==> flow/design.v <==
module Counter (
    input  clk, rst_n, wave,
    input  start,
    output busy,
    output int val
);
    enum {
        Ready    = 0,
        WaitLow  = 1,
        WaitHigh = 2,
        Count    = 3
    } state_index_t;
    bit [3:0] state;
    always_comb busy = ~state[Ready];
    always_ff @(posedge clk or negedge rst_n) begin
        if (~rst_n) begin
            state <= 4'b0001;
            val <= 0;
        end
        else case(1'b1)
            state[Ready]:
                if (start) begin
                    val <= 0;
                    state <= 4'b0010;
                end
            state[WaitLow]:
                if (~wave) state <= 4'b0100;
            state[WaitHigh]:
                if (wave) state <= 4'b1000;
            state[Count]: begin
                val <= val + 1;
                if (~wave) state <= Ready;
            end
            default: begin
                state <= 4'b0001;
            end
        endcase
    end
endmodule
---- Reports on Counter ----
What the tools print for Counter, step after step.
Lines are those of the file above, counted from 1.
Library cell names are shortened.
Not given: --
set-up
  design top .............................. Counter
  clock ................................... clk
  cell library ............................ sky130hd
  timing corner ........................... tt_025C_1v80

---- Word-level counts ----
Counts by Yosys on the flattened word-level netlist (proc, flatten, opt, wreduce; memories kept). Register bits leave out memories and registers merged into their read ports (data or address). Print and check cells are left out. Cells with the same type and inputs are merged into one.
storage and ports
  word-level cells ........................ 29
  bits in registers ....................... 36
  input bits .............................. 4
  output and inout bits ................... 33
cells by class
  reduce/logical cells .................... 4
  add/subtract/negate cells ............... 1
  muxes and demuxes ....................... 13
  bitwise operators ....................... 1
  equality and inequality tests ........... 5
operators by type and width
  cell                                                      count
  32-bit 2-to-1 mux                                         5
  32-bit by 2-bit adder with 32-bit output with constant B  1
  4-bit 2-to-1 mux                                          8
  2-bit != test with constant B                             3
  4-bit != test with constant B                             1
  4-bit AND reduction                                       1
  3-bit != test with constant B                             1
  3-bit AND reduction                                       1
  2-bit AND reduction                                       1
  2-bit nonzero test                                        1
  1-bit NOT                                                 1

---- Longest topological paths ----
Yosys ltp: most cells in a row. Word level: on the elaborated netlist, between registers, memories and ports. Mapped: between sequential cells and ports; inverters and the memories' decode and read muxes count.
depth
  depth after elaboration ................. 5
  ABC_AREA ................................ 0
  gate-level depth with buffers ........... 6
  mapped depth without buffers ............ 5

---- Synthesis result ----
Source: synth_stat.txt of the flow (Yosys; design flattened, memories mapped). It holds for the ABC_AREA given above (unset counts as 0); a run with the other value may have another netlist.
Totals and module areas in this step are rounded.
synthesis totals
  cell count .............................. 215
  mapped flip-flops ....................... 36
  sequential part of the area ............. 902.1 sq um
  chip area (Yosys) ....................... 2009 sq um
  buffers ................................. 14
cell types
  cell type  count  area in all (sq um)
  dfrtp_1    35     875.84
  a21oi_1    18     90.086
  nand2_1    20     75.072
  mux2i_1    6      60.058
  nand3_1    11     55.053
  nand4_1    8      50.048
  nor2_1     12     45.043
  o31ai_1    6      45.043
  or4_1      6      45.043
  nand2b_1   7      43.792
  nor4_1     7      43.792
  o41ai_1    5      43.792
  xor2_1     5      43.792
  or4b_1     4      40.038
  clkbuf_1   10     37.536
  o2111ai_1  4      35.034
  o21ai_0    7      35.034
  and3_1     5      31.28
Not listed: further types 24, cells in them 39.

---- Timing after synthesis ----
Path of least setup slack by OpenSTA after synthesis, without wires, with an ideal clock, recovery checks aside; 20% of the period is set as input and as output delay. Where synthesis merged equal registers, the netlist keeps one of their names.
timing path after synthesis
  path type ............................... register to register
  start point ............................. register val[4]
  end point ............................... register val[25]
  stages .................................. 7
  path buffers ............................ 2
  clock period ............................ 2.22 ns
  data arrival time ....................... 1.836 ns
  launch time at the first pin ............ 0.000 ns
  delay of the path ....................... 1.972 ns
  path slack .............................. 0.248 ns
  data required time ...................... 2.084 ns
  setup time .............................. 0.136 ns
  synthesis period reached ................ 1.972 ns
"delay of the path" = arrival - input delay + setup time.
"stages" counts driving pins, that of a launching flip-flop among them; a cell with two outputs on the path counts twice.
"synthesis period reached" is the clock period less the worst setup slack; recovery checks do not enter. This is arithmetic on one report: input and output delays are still those of the set period (20% each).
The rows between start and end are the longest chain of elaborated cells between them; the timing report does not say that the signal goes this way. Where chains are equally long, one stands for them.
A line is the first line of the expression or statement that the cell stems from. Yosys adds cells for indexed reads and writes and turns some case tables into memories.
A register here has more assigning lines than the two given.
on the way, after synthesis
  cells stage by stage .................... dfrtp_1 -> nand4_2 -> or4_4 -> buf_6 -> buf_2 -> o41ai_1 -> a21oi_1
  length of the longest elaborated chain .. 5
  elaborated cells on any way between the ends .. 5
  RTL lines with such cells ............... 2
  those cells by class .................... add/sub: 1; mux: 4
RTL lines, path after synthesis
  element                                   line  text
  start, declared                           5     output int val
  start, assigned                           18    val <= 0;
  start, assigned                           31    val <= val + 1;
  32-bit by 2-bit adder with 32-bit output  31
  32-bit 2-to-1 mux x4                      20    else case(1'b1)
  end, assigned                             18
  end, assigned                             31
  end, declared                             5

---- Timing after layout ----
Path of least setup slack in the final report of flow run 2 (OpenROAD, finished layout, wires in). Where an end is a register, its clock arrival counts in the times.
timing path after layout
  path type ............................... register to register
  start point ............................. register val[6]
  end point ............................... register val[17]
  data required time ...................... 2.42 ns
  path slack .............................. 0.18 ns
  path buffers ............................ 0
  setup time .............................. 0.07 ns
  data arrival time ....................... 2.24 ns
  clock period ............................ 2.21 ns
  launch time at the first pin ............ 0.29 ns
  stages .................................. 5
The rows between start and end are the longest chain of elaborated cells between them; the timing report does not say that the signal goes this way. Where chains are equally long, one stands for them.
A register here has more assigning lines than the two given.
on the way, after layout
  cells stage by stage .................... dfrtp_1 -> nand4_2 -> or4_4 -> or4_1 -> a21oi_1
  length of the longest elaborated chain .. 5
  elaborated cells on any way between the ends .. 5
  RTL lines with such cells ............... 2
  those cells by class .................... add/sub: 1; mux: 4
RTL lines, path after layout
  element                                   line  text
  start, declared                           5     output int val
  start, assigned                           18    val <= 0;
  start, assigned                           31    val <= val + 1;
  32-bit by 2-bit adder with 32-bit output  31
  32-bit 2-to-1 mux x4                      20    else case(1'b1)
  end, assigned                             18
  end, assigned                             31
  end, declared                             5

Add stored flow runs of Counter

Stored flow runs of Counter (2 of them; Yosys, OpenROAD, sky130hd). They differ in their settings and are not a sequence. Constraints: input delay and output delay 20% of the set period each, output load 0.01 pF.
"period achieved" means the clock period less the worst setup slack. The figure is calculated, with input and output delays left at 20% of the set period.
"time on the worst setup path" means the part of the period allowed to the worst setup path (the constraints hold back 20% at inputs and 20% at outputs) less its slack; where the path has registers, the arrival times of their clocks count too.
"total power after layout" is the tool's figure for a default switching activity; nothing was simulated.
Values from the reports are rounded here.

======== flow run 1 ========
==> flow/run.sh <==
#!/bin/bash
# the make line also repeats the synthesis and layout settings of config.mk as NAME=value (left out here)
make -C /OpenROAD-flow-scripts/flow DESIGN_CONFIG=/design/flow/config.mk WORK_HOME=/design/flow/orfs CLKGATE_MAP_FILE= finish
==> flow/config.mk <==
export PLATFORM = sky130hd
export DESIGN_NAME = Counter
export DESIGN_NICKNAME = Counter
export VERILOG_FILES = /design/flow/design.v
export SDC_FILE = /design/flow/constraint.sdc
export NUM_CORES = 4
export LEC_CHECK = 0
export CAP_MARGIN = 20
export CELL_PAD_IN_SITES_GLOBAL_PLACEMENT = 0
export CORE_MARGIN = 2
export CORE_UTILIZATION = 70
export CTS_CLUSTER_SIZE = 12
export MAX_ROUTING_LAYER = met4
export SETUP_SLACK_MARGIN = 0.27
export SLEW_MARGIN = 20
export TNS_END_PERCENT = 35
==> flow/constraint.sdc <==
create_clock -name core_clock -period 2.23 [get_ports {clk}]
set_input_delay 0.4460 -clock core_clock [delete_from_list [all_inputs] [get_ports {clk}]]
set_output_delay 0.4460 -clock core_clock [all_outputs]
set_load 0.01 [all_outputs]

-------- flow run 1 --------
  did not finish, clock tree synthesis stopped with DPL-0033

======== flow run 2 ========
==> flow/run.sh <==
#!/bin/bash
# the make line also repeats the synthesis and layout settings of config.mk as NAME=value (left out here)
make -C /OpenROAD-flow-scripts/flow DESIGN_CONFIG=/design/flow/config.mk WORK_HOME=/design/flow/orfs CLKGATE_MAP_FILE= finish
==> flow/config.mk <==
export PLATFORM = sky130hd
export DESIGN_NAME = Counter
export DESIGN_NICKNAME = Counter
export VERILOG_FILES = /design/flow/design.v
export SDC_FILE = /design/flow/constraint.sdc
export NUM_CORES = 4
export LEC_CHECK = 0
export CAP_MARGIN = 20
export CORE_MARGIN = 2
export CORE_UTILIZATION = 39
export SLEW_MARGIN = 20
==> flow/constraint.sdc <==
create_clock -name core_clock -period 2.21 [get_ports {clk}]
set_input_delay 0.4420 -clock core_clock [delete_from_list [all_inputs] [get_ports {clk}]]
set_output_delay 0.4420 -clock core_clock [all_outputs]
set_load 0.01 [all_outputs]

-------- measured, flow run 2 --------
  time on the worst setup path ............ 2.03 ns
  worst setup path type ................... register to register
  setup slack of the critical path ........ 0.182 ns
  period achieved ......................... 2.028 ns
  chip area in the Yosys report ........... 2009 sq um
  total power after layout ................ 1592 µW
  die area ................................ 5743 sq um
  utilization after layout ................ 51.9%
  summed negative setup slack ............. 0.000 ns
  standard-cell area after layout ......... 2615 sq um
